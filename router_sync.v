==> flow/design.v <==
module router_synchronizer (
    input clk,
    input resetn,
    input detect_add,
    input [1:0] data_in,
    input write_enb_reg,
    input full_0, full_1, full_2,
    input empty_0, empty_1, empty_2,
    input read_enb_0, read_enb_1, read_enb_2,
    output reg fifo_full,
    output reg vld_out_0, vld_out_1, vld_out_2,
    output reg write_enb,
    output reg soft_reset_0, soft_reset_1, soft_reset_2
);
    reg [4:0] counter_0, counter_1, counter_2;  
    always @(*) begin
        case (data_in)
            2'b00: fifo_full = full_0;
            2'b01: fifo_full = full_1;
            2'b10: fifo_full = full_2;
            default: fifo_full = 0;
        endcase
    end
    always @(*) begin
        vld_out_0 = ~empty_0;
        vld_out_1 = ~empty_1;
        vld_out_2 = ~empty_2;
    end
    always @(*) begin
        write_enb = write_enb_reg;
    end
    always @(posedge clk or negedge resetn) begin
        if (!resetn) begin
            soft_reset_0 <= 0;
            counter_0 <= 0;
        end else begin
            if (vld_out_0 && !read_enb_0) begin
                counter_0 <= counter_0 + 1;
                if (counter_0 >= 30) begin
                    soft_reset_0 <= 1;
                    counter_0 <= 0;
                end
            end else begin
                soft_reset_0 <= 0;
                counter_0 <= 0;
            end
        end
    end
    always @(posedge clk or negedge resetn) begin
        if (!resetn) begin
            soft_reset_1 <= 0;
            counter_1 <= 0;
        end else begin
            if (vld_out_1 && !read_enb_1) begin
                counter_1 <= counter_1 + 1;
                if (counter_1 >= 30) begin
                    soft_reset_1 <= 1;
                    counter_1 <= 0;
                end
            end else begin
                soft_reset_1 <= 0;
                counter_1 <= 0;
            end
        end
    end
    always @(posedge clk or negedge resetn) begin
        if (!resetn) begin
            soft_reset_2 <= 0;
            counter_2 <= 0;
        end else begin
            if (vld_out_2 && !read_enb_2) begin
                counter_2 <= counter_2 + 1;
                if (counter_2 >= 30) begin
                    soft_reset_2 <= 1;
                    counter_2 <= 0;
                end
            end else begin
                soft_reset_2 <= 0;
                counter_2 <= 0;
            end
        end
    end
endmodule
Step by step through the tools: router_synchronizer. What the tools print for router_synchronizer, step after step. Lines are those of the file above, counted from 1. Operators carry their Yosys type and port widths (W data, S select, Z words). A cell with -- has no value.

Design top: router_synchronizer. Clock input: clk. Standard-cell library: sky130hd. Timing corner: tt_025C_1v80.

Word-level counts. Yosys after proc, flatten, opt, wreduce and memory -nomap, before mapping. Memory bits, and registers merged into a memory's read port (data or address), are not among the register bits. Print and check cells are not counted. Equal cells are merged and count once.

For add/sub/neg operators the number is 3. Under multipliers stands 0. The entry for div/mod/pow operators reads 0. For magnitude comparators the number is 3. Equality and inequality tests: 5. Shift-type cells: 0. The figure for multiplexer cells is 13. Under bitwise gates (word level) stands 3. The figure for reduce/logical cells is 7.

Operators by type and width (number): $mux W5 (6); $add A5 B1 Y5 const B (3); $ge A5 B5 Y1 const B (3); $ne A2 B1 Y1 const B (3); $mux W1 (6); $logic_and A1 B1 Y1 (3); $not A1 Y1 (3); $logic_not A1 Y1 (3); $pmux W1 S3 (1); $eq A2 B1 Y1 const B (1); $eq A2 B2 Y1 const B (1); $logic_not A2 Y1 (1).

The figure for flip-flop bits (word level) is 18. Under latch bits stands 0. For memory bits (writable) the number is 0. Under bits in read-only memories stands 0. The entry for clocked read ports x word width reads 0. Memories: 0. For input port bits the number is 15. For output and inout bits the number is 8.

Depth. Depth = most cells in a row (Yosys ltp): at word level without a register or memory, in the mapped netlist without a sequential cell, where the memories' decode and read muxes count.

For depth in word-level cells the number is 3. Under ABC_AREA stands 0. Under gate-level depth with buffers stands 5.

Mapped cells and area. The flow's flattened synthesis, as Yosys stat reports it; memories are mapped. The netlist is that of the ABC_AREA named above (0 if unset); the other value can give another one. Totals and module areas in this step are rounded.

Cells by type: sky130_fd_sc_hd__dfrtp_1 (number 18, area in all 450.432 um^2); sky130_fd_sc_hd__ha_1 (number 6, area in all 75.072 um^2); sky130_fd_sc_hd__nor2_1 (number 18, area in all 67.565 um^2); sky130_fd_sc_hd__xor2_1 (number 6, area in all 52.55 um^2); sky130_fd_sc_hd__o2111ai_2 (number 3, area in all 45.043 um^2); sky130_fd_sc_hd__inv_1 (number 9, area in all 33.782 um^2); sky130_fd_sc_hd__nand3_1 (number 6, area in all 30.029 um^2); sky130_fd_sc_hd__xnor2_1 (number 3, area in all 26.275 um^2); sky130_fd_sc_hd__a21boi_0 (number 3, area in all 22.522 um^2); sky130_fd_sc_hd__nand2_2 (number 3, area in all 18.768 um^2); sky130_fd_sc_hd__mux2i_1 (number 1, area in all 10.01 um^2); sky130_fd_sc_hd__buf_4 (number 1, area in all 7.507 um^2); sky130_fd_sc_hd__nand3b_1 (number 1, area in all 7.507 um^2); sky130_fd_sc_hd__o21ai_0 (number 1, area in all 5.005 um^2).

The entry for cell count reads 79. Under chip area (Yosys) stands 852 um^2. The figure for sequential part of the area is 450 um^2. The figure for flip-flop cells is 18.

Path before layout. OpenSTA on the mapped netlist: ideal clock, no wires. The path of least setup slack (recovery checks aside). Input and output delay are each 20% of the period. Register names are those of the netlist, which keeps one name where synthesis merged equal registers.

Path type: register to register. From: register counter_1[0]. To: register counter_1[2]. The entry for period reads 1.43 ns. The entry for library setup time reads 0.071 ns. Launch time at the first pin: 0.000 ns. Under data arrival time stands 0.968 ns. The entry for slack reads 0.390 ns. For delay of the path the number is 1.039 ns. The figure for stages on the path is 6. Buffers on the path: 0. The figure for synthesis period reached is 1.04 ns.

"delay of the path" = arrival - input delay + setup time. "stages on the path" counts driving pins, that of a launching flip-flop among them; a cell with two outputs on the path counts twice. "synthesis period reached" = period - worst setup slack (recovery checks aside). The figure is calculated, with input and output delays left at 20% of the set period. The rows between start and end are the longest chain of elaborated cells between them; the timing report does not say that the signal goes this way. Where chains are equally long, one stands for them. Each line given opens the expression or statement behind the cell; cells for indexed reads and writes are added by Yosys, which also makes memories of some case tables. At most two assigning lines are given for a register; there are more.

Cells stage by stage: sky130_fd_sc_hd__dfrtp_1 sky130_fd_sc_hd__inv_1 sky130_fd_sc_hd__ha_1 sky130_fd_sc_hd__o2111ai_2 sky130_fd_sc_hd__nand2_2 sky130_fd_sc_hd__nor2_1. Cells in the longest elaborated chain: 3. The entry for elaborated cells on any way between the ends reads 4. Those cells by class: add/sub (1); compare (1); mux (2).

RTL lines, path after synthesis: from (decl) (line 15) `reg [4:0] counter_0, counter_1, counter_2;`; from (assign) (line 52) `counter_1 <= 0;`; from (assign) (line 55) `counter_1 <= counter_1 + 1;`; $add A5 B1 Y5 (line 55); $mux W5 (line 56) `if (counter_1 >= 30) begin`; $mux W5 (line 54) `if (vld_out_1 && !read_enb_1) begin`; to (assign) (line 52); to (assign) (line 55); to (decl) (line 15).

Worst path after layout. Path of least setup slack in the final report of entry A (OpenROAD, finished layout, wires in). Where an end is a register, its clock arrival counts in the times.

Path type: register to register. From: register counter_0[0]. To: register counter_0[1]. The entry for period reads 0.813 ns. The entry for library setup time reads 0.06 ns. Launch time at the first pin: 0.28 ns. Under data arrival time stands 1.37 ns. The entry for slack reads -0.34 ns. The figure for stages on the path is 6. Buffers on the path: 0.

The rows between start and end are the longest chain of elaborated cells between them; the timing report does not say that the signal goes this way. Where chains are equally long, one stands for them. At most two assigning lines are given for a register; there are more.

Cells stage by stage: sky130_fd_sc_hd__dfrtp_1 sky130_fd_sc_hd__inv_1 sky130_fd_sc_hd__ha_2 sky130_fd_sc_hd__o2111ai_2 sky130_fd_sc_hd__nand2_2 sky130_fd_sc_hd__nor2_1. Cells in the longest elaborated chain: 3. The entry for elaborated cells on any way between the ends reads 4. Those cells by class: add/sub (1); compare (1); mux (2).

RTL lines, path after layout: from (decl) (line 15) `reg [4:0] counter_0, counter_1, counter_2;`; from (assign) (line 35) `counter_0 <= 0;`; from (assign) (line 38) `counter_0 <= counter_0 + 1;`; $add A5 B1 Y5 (line 38); $mux W5 (line 39) `if (counter_0 >= 30) begin`; $mux W5 (line 37) `if (vld_out_0 && !read_enb_0) begin`; to (assign) (line 35); to (assign) (line 38); to (decl) (line 15).

Appendix: measured runs

Settings and measured results of 2 stored flow runs for module router_synchronizer (sky130hd), not sorted in any way. The constraints put input and output delay at 20% of the set period each and load the outputs with 0.01 pF. "allowed time less slack (worst setup path)" is the time allowed to the run's worst setup path (the clock period less input and output delay, where it has them) less its slack. Clock arrival times count: a late capture clock shortens it, a late launch clock lengthens it. The results are shown rounded.

Files of entry A:
==> flow/run.sh <==
#!/bin/bash
# the make line also repeats the synthesis and layout settings of config.mk as NAME=value (left out here)
make -C /OpenROAD-flow-scripts/flow DESIGN_CONFIG=/design/flow/config.mk WORK_HOME=/design/flow/orfs CLKGATE_MAP_FILE= finish
==> flow/config.mk <==
export PLATFORM = sky130hd
export DESIGN_NAME = router_synchronizer
export DESIGN_NICKNAME = router_synchronizer
export VERILOG_FILES = /design/flow/design.v
export SDC_FILE = /design/flow/constraint.sdc
export NUM_CORES = 4
export LEC_CHECK = 0
export CAP_MARGIN = 20
export CORE_MARGIN = 2
export CORE_UTILIZATION = 40
export SLEW_MARGIN = 20
==> flow/constraint.sdc <==
create_clock -name core_clock -period 0.813 [get_ports {clk}]
set_input_delay 0.1626 -clock core_clock [delete_from_list [all_inputs] [get_ports {clk}]]
set_output_delay 0.1626 -clock core_clock [all_outputs]
set_load 0.01 [all_outputs]

Results of entry A. The die outline area reads 2520 um^2. The post-route setup TNS comes to -5.69 ns. For the worst setup slack after layout the run shows -0.338 ns. The measured post-layout utilization is 60.4 %. The chip area in the Yosys report reads 852 um^2. The allowed time less slack (worst setup path) comes to 1.15 ns. Critical path kind: register to register.

Files of entry B:
==> flow/run.sh <==
#!/bin/bash
# the make line also repeats the synthesis and layout settings of config.mk as NAME=value (left out here)
make -C /OpenROAD-flow-scripts/flow DESIGN_CONFIG=/design/flow/config.mk WORK_HOME=/design/flow/orfs CLKGATE_MAP_FILE= finish
==> flow/config.mk <==
export PLATFORM = sky130hd
export DESIGN_NAME = router_synchronizer
export DESIGN_NICKNAME = router_synchronizer
export VERILOG_FILES = /design/flow/design.v
export SDC_FILE = /design/flow/constraint.sdc
export NUM_CORES = 4
export LEC_CHECK = 0
export CAP_MARGIN = 20
export CELL_PAD_IN_SITES_DETAIL_PLACEMENT = 2
export CELL_PAD_IN_SITES_GLOBAL_PLACEMENT = 3
export CORE_ASPECT_RATIO = 1.76
export CORE_MARGIN = 2
export CORE_UTILIZATION = 38
export HOLD_SLACK_MARGIN = 0.04
export PLACE_DENSITY_LB_ADDON = 0.28
export SETUP_SLACK_MARGIN = -0.06
export SLEW_MARGIN = 20
==> flow/constraint.sdc <==
create_clock -name core_clock -period 1.73 [get_ports {clk}]
set_input_delay 0.3460 -clock core_clock [delete_from_list [all_inputs] [get_ports {clk}]]
set_output_delay 0.3460 -clock core_clock [all_outputs]
set_load 0.01 [all_outputs]

Results of entry B. The die outline area reads 2650 um^2. The post-route setup TNS comes to -0.009 ns. For the worst setup slack after layout the run shows -0.009 ns. The measured post-layout utilization is 52.3 %. The chip area in the Yosys report reads 852 um^2. The allowed time less slack (worst setup path) comes to 1.05 ns. Critical path kind: input to output.
