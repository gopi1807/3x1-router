==> flow/design.v <==
module router_reg(
    input clock,
    input resetn,
    input pkt_valid,
    input [7:0] data_in,
    input fifo_full,
    input rst_int_reg,
    input detect_add,
    input ld_state,
    input laf_state,
    input full_state,
    input lfd_state,
    output reg parity_done,
    output reg low_pkt_valid,
    output reg err,
    output reg [7:0] dout
);
    reg [7:0] header_byte;
    reg header_latched;
    reg prev_parity_done;
    always @(posedge clock or negedge resetn) begin
        if (!resetn) begin
            parity_done <= 0;
            low_pkt_valid <= 0;
            err <= 0;
            dout <= 8'b0;
            header_byte <= 8'b0;
            header_latched <= 0;
            prev_parity_done <= 0;
        end else begin
            if (ld_state && !fifo_full && !pkt_valid) begin
                parity_done <= 1;
            end else if (laf_state && low_pkt_valid && !prev_parity_done) begin
                parity_done <= 1;
            end
            prev_parity_done <= parity_done;
            if (rst_int_reg) begin
                low_pkt_valid <= 0;
            end else if (ld_state && !pkt_valid) begin
                low_pkt_valid <= 1;
            end else begin
                low_pkt_valid <= 0;
            end
            if (detect_add && pkt_valid && !header_latched) begin
                header_byte <= data_in;
                header_latched <= 1;
            end
            if (lfd_state && header_latched) begin
                dout <= header_byte;
            end else if (ld_state) begin
                dout <= data_in;
            end
            if (fifo_full && !pkt_valid && ld_state) begin
                err <= 1;
            end else begin
                err <= 0;
            end
        end
    end
endmodule
# Step by step through the tools: router_reg
# What the tools print for router_reg, step after step.
# Lines are those of the file above, counted from 1.
# A cell with n/a has no value.
[inputs] top="router_reg" clk_port="clock" library="sky130hd" pvt_corner="tt_025C_1v80"

# Word-level counts
# Source: Yosys, flattened and elaborated, memories not mapped. Widths are those after wreduce. Registers that Yosys merges into a memory's read port (data or address) are not register bits. Print and check cells do not count. Equal cells are merged and count once.
[word_totals] reg_bits=21 input_bits=18 output_inout_bits=11 elab_cells=30
[op_classes] n_mux=7 reduce_and_logical=16
[op_table] cell="8-bit two-way mux" n=2
[op_table] cell="1-bit logical AND" n=10
[op_table] cell="1-bit two-way mux" n=5
[op_table] cell="1-bit logical NOT" n=4
[op_table] cell="2-bit nonzero test" n=2

# Logic depth
# Longest topological path by Yosys (ltp), each cell counted once; first at word level (registers and memories cut), then after technology mapping (sequential cells cut; the memories' decode and read muxes count).
[depth] word_depth=4 ABC_AREA=0 depth_mapped=4 depth_no_buf=2

# After synthesis
# Yosys stat after the flow's synthesis: flattened, memories mapped to cells. It holds for the ABC_AREA given above (unset counts as 0); a run with the other value may have another netlist.
[types] type="sky130_fd_sc_hd__dfrtp_1" n=21 area_total_um2=525.504
[types] type="sky130_fd_sc_hd__mux2_2" n=8 area_total_um2=90.086
[types] type="sky130_fd_sc_hd__mux2i_1" n=8 area_total_um2=80.077
[types] type="sky130_fd_sc_hd__nand3_1" n=8 area_total_um2=40.038
[types] type="sky130_fd_sc_hd__o21ai_0" n=8 area_total_um2=40.038
[types] type="sky130_fd_sc_hd__buf_6" n=2 area_total_um2=22.522
[types] type="sky130_fd_sc_hd__nand3b_4" n=1 area_total_um2=20.019
[types] type="sky130_fd_sc_hd__nor3b_1" n=2 area_total_um2=15.014
[types] type="sky130_fd_sc_hd__a311o_1" n=1 area_total_um2=10.01
[types] type="sky130_fd_sc_hd__and3b_2" n=1 area_total_um2=10.01
[types] type="sky130_fd_sc_hd__buf_2" n=2 area_total_um2=10.01
[types] type="sky130_fd_sc_hd__a21o_2" n=1 area_total_um2=8.758
[types] type="sky130_fd_sc_hd__and2_1" n=1 area_total_um2=6.256
[types] type="sky130_fd_sc_hd__inv_1" n=1 area_total_um2=3.754
[synth_totals] stdcells=65 area_um2=882.1 seq_area_um2=525.5 ffs=21 buffers=4

# Path before layout
# Path of least setup slack by OpenSTA after synthesis, without wires, with an ideal clock, recovery checks aside; 20% of the period is set as input and as output delay. Where synthesis merged equal registers, the netlist keeps one of their names.
[synth_path] path_type="register to register" startpoint="register header_latched" endpoint="register dout[0]" period_ps=1230 setup_time_ps=83 launch_ps=0 arrival_ps=885 required_ps=1147 path_slack_ps=262 delay_ps=968 driving_pins=5 n_path_buf=2 synth_period_reached_ps=968
# "delay_ps" = arrival - input delay + setup time.
# "driving_pins": output pins that drive a net of the path, with the launching flip-flop's if there is one; two outputs of one cell count as two.
# "synth_period_reached_ps" = period - worst setup slack (recovery checks aside). The figure is calculated, with input and output delays left at 20% of the set period.
# The rows between start and end are the longest chain of elaborated cells between them; the timing report does not say that the signal goes this way. Where chains are equally long, one stands for them.
# A line is the first line of the expression or statement that the cell stems from. Yosys adds cells for indexed reads and writes and turns some case tables into memories.
# At most two assigning lines are given for a register; there are more.
[synth_between] cell_sequence="sky130_fd_sc_hd__dfrtp_1 > sky130_fd_sc_hd__buf_6 > sky130_fd_sc_hd__and2_1 > sky130_fd_sc_hd__buf_2 > sky130_fd_sc_hd__o21ai_0" elab_chain_cells=2 cells_between=3 cone_lines=1 cone_classes="1 x mux; 2 x reduce/logical"
[synth_rtl] item="start, declared" line=19 source="reg header_latched;"
[synth_rtl] item="start, assigned" line=28 source="header_latched <= 0;"
[synth_rtl] item="start, assigned" line=46 source="header_latched <= 1;"
[synth_rtl] item="1-bit logical AND" line=48 source="if (lfd_state && header_latched) begin"
[synth_rtl] item="8-bit two-way mux" line=48
[synth_rtl] item="end, assigned" line=49 source="dout <= header_byte;"
[synth_rtl] item="end, assigned" line=51 source="dout <= data_in;"
[synth_rtl] item="end, declared" line=16 source="output reg [7:0] dout"

# Path in the finished layout
# Path of least setup slack in the final report of flow run 1 (OpenROAD, finished layout, wires in). Where an end is a register, its clock arrival counts in the times.
# The path's times are printed in steps of 10 ps; the period is the one set.
[layout_path] path_type="register to output" startpoint="register parity_done" endpoint="output port parity_done" period_ps=1330 out_delay_ps=270 launch_ps=290 arrival_ps=980 required_ps=1060 path_slack_ps=80 driving_pins=2 n_path_buf=1
# At most two assigning lines are given for a register; there are more.
[layout_between] cell_sequence="sky130_fd_sc_hd__dfrtp_1 > sky130_fd_sc_hd__dlygate4sd2_1" elab_chain_cells=0 cells_between=0 cone_lines=0
[layout_rtl] item="start, declared" line=13 source="output reg parity_done,"
[layout_rtl] item="start, assigned" line=23 source="parity_done <= 0;"
[layout_rtl] item="start, assigned" line=32 source="parity_done <= 1;"
[layout_rtl] item="end, declared" line=13

# Record of 2 stored runs of the RTL-to-layout flow on router_reg, platform sky130hd. The runs are unordered. Constraints: input delay and output delay 20% of the set period each, output load 0.01 pF.
# By "achieved_clock_period_ps" is meant the clock period of the run minus its worst setup slack. This is arithmetic on one report: input and output delays are still those of the set period (20% each).
# By "worst_setup_path_time_ps" is meant the share of the clock period that the worst setup path is allowed (20% is reserved at inputs, 20% at outputs), minus its slack. Clock arrival times at its registers enter into it.
# "power.total_uw" is the tool's figure for a default switching activity; nothing was simulated.
# "worst_setup_path_time_ps" is known to 10 ps.
run="flow run 1" settings period_ns=1.33 CAP_MARGIN=20 CORE_MARGIN=2 CORE_UTILIZATION=40 SLEW_MARGIN=20
run="flow run 1" results power.total_uw=1319 worst_setup_path_time_ps=980 critical_path_kind="register to output" achieved_clock_period_ps=1248 ys_area_um2=882.1 total_negative_slack_ps=0 final_die_area_um2=2596.9 final_util_frac=0.571 post_route_stdcell_area_um2=1227.4 worstSetupSlack_ps=82
run="flow run 2" settings period_ns=1.52 CORE_UTILIZATION=71 SETUP_SLACK_MARGIN=-0.12 HOLD_SLACK_MARGIN=0.12 CORE_ASPECT_RATIO=0.53 CELL_PAD_IN_SITES_GLOBAL_PLACEMENT=2 TNS_END_PERCENT=75 GPL_TIMING_DRIVEN=0 SLEW_MARGIN=25 MIN_ROUTING_LAYER="met2" MAX_ROUTING_LAYER="met4" CAP_MARGIN=20 CORE_MARGIN=2
run="flow run 2" outcome="incomplete, floorplanning halted on PDN-0185"
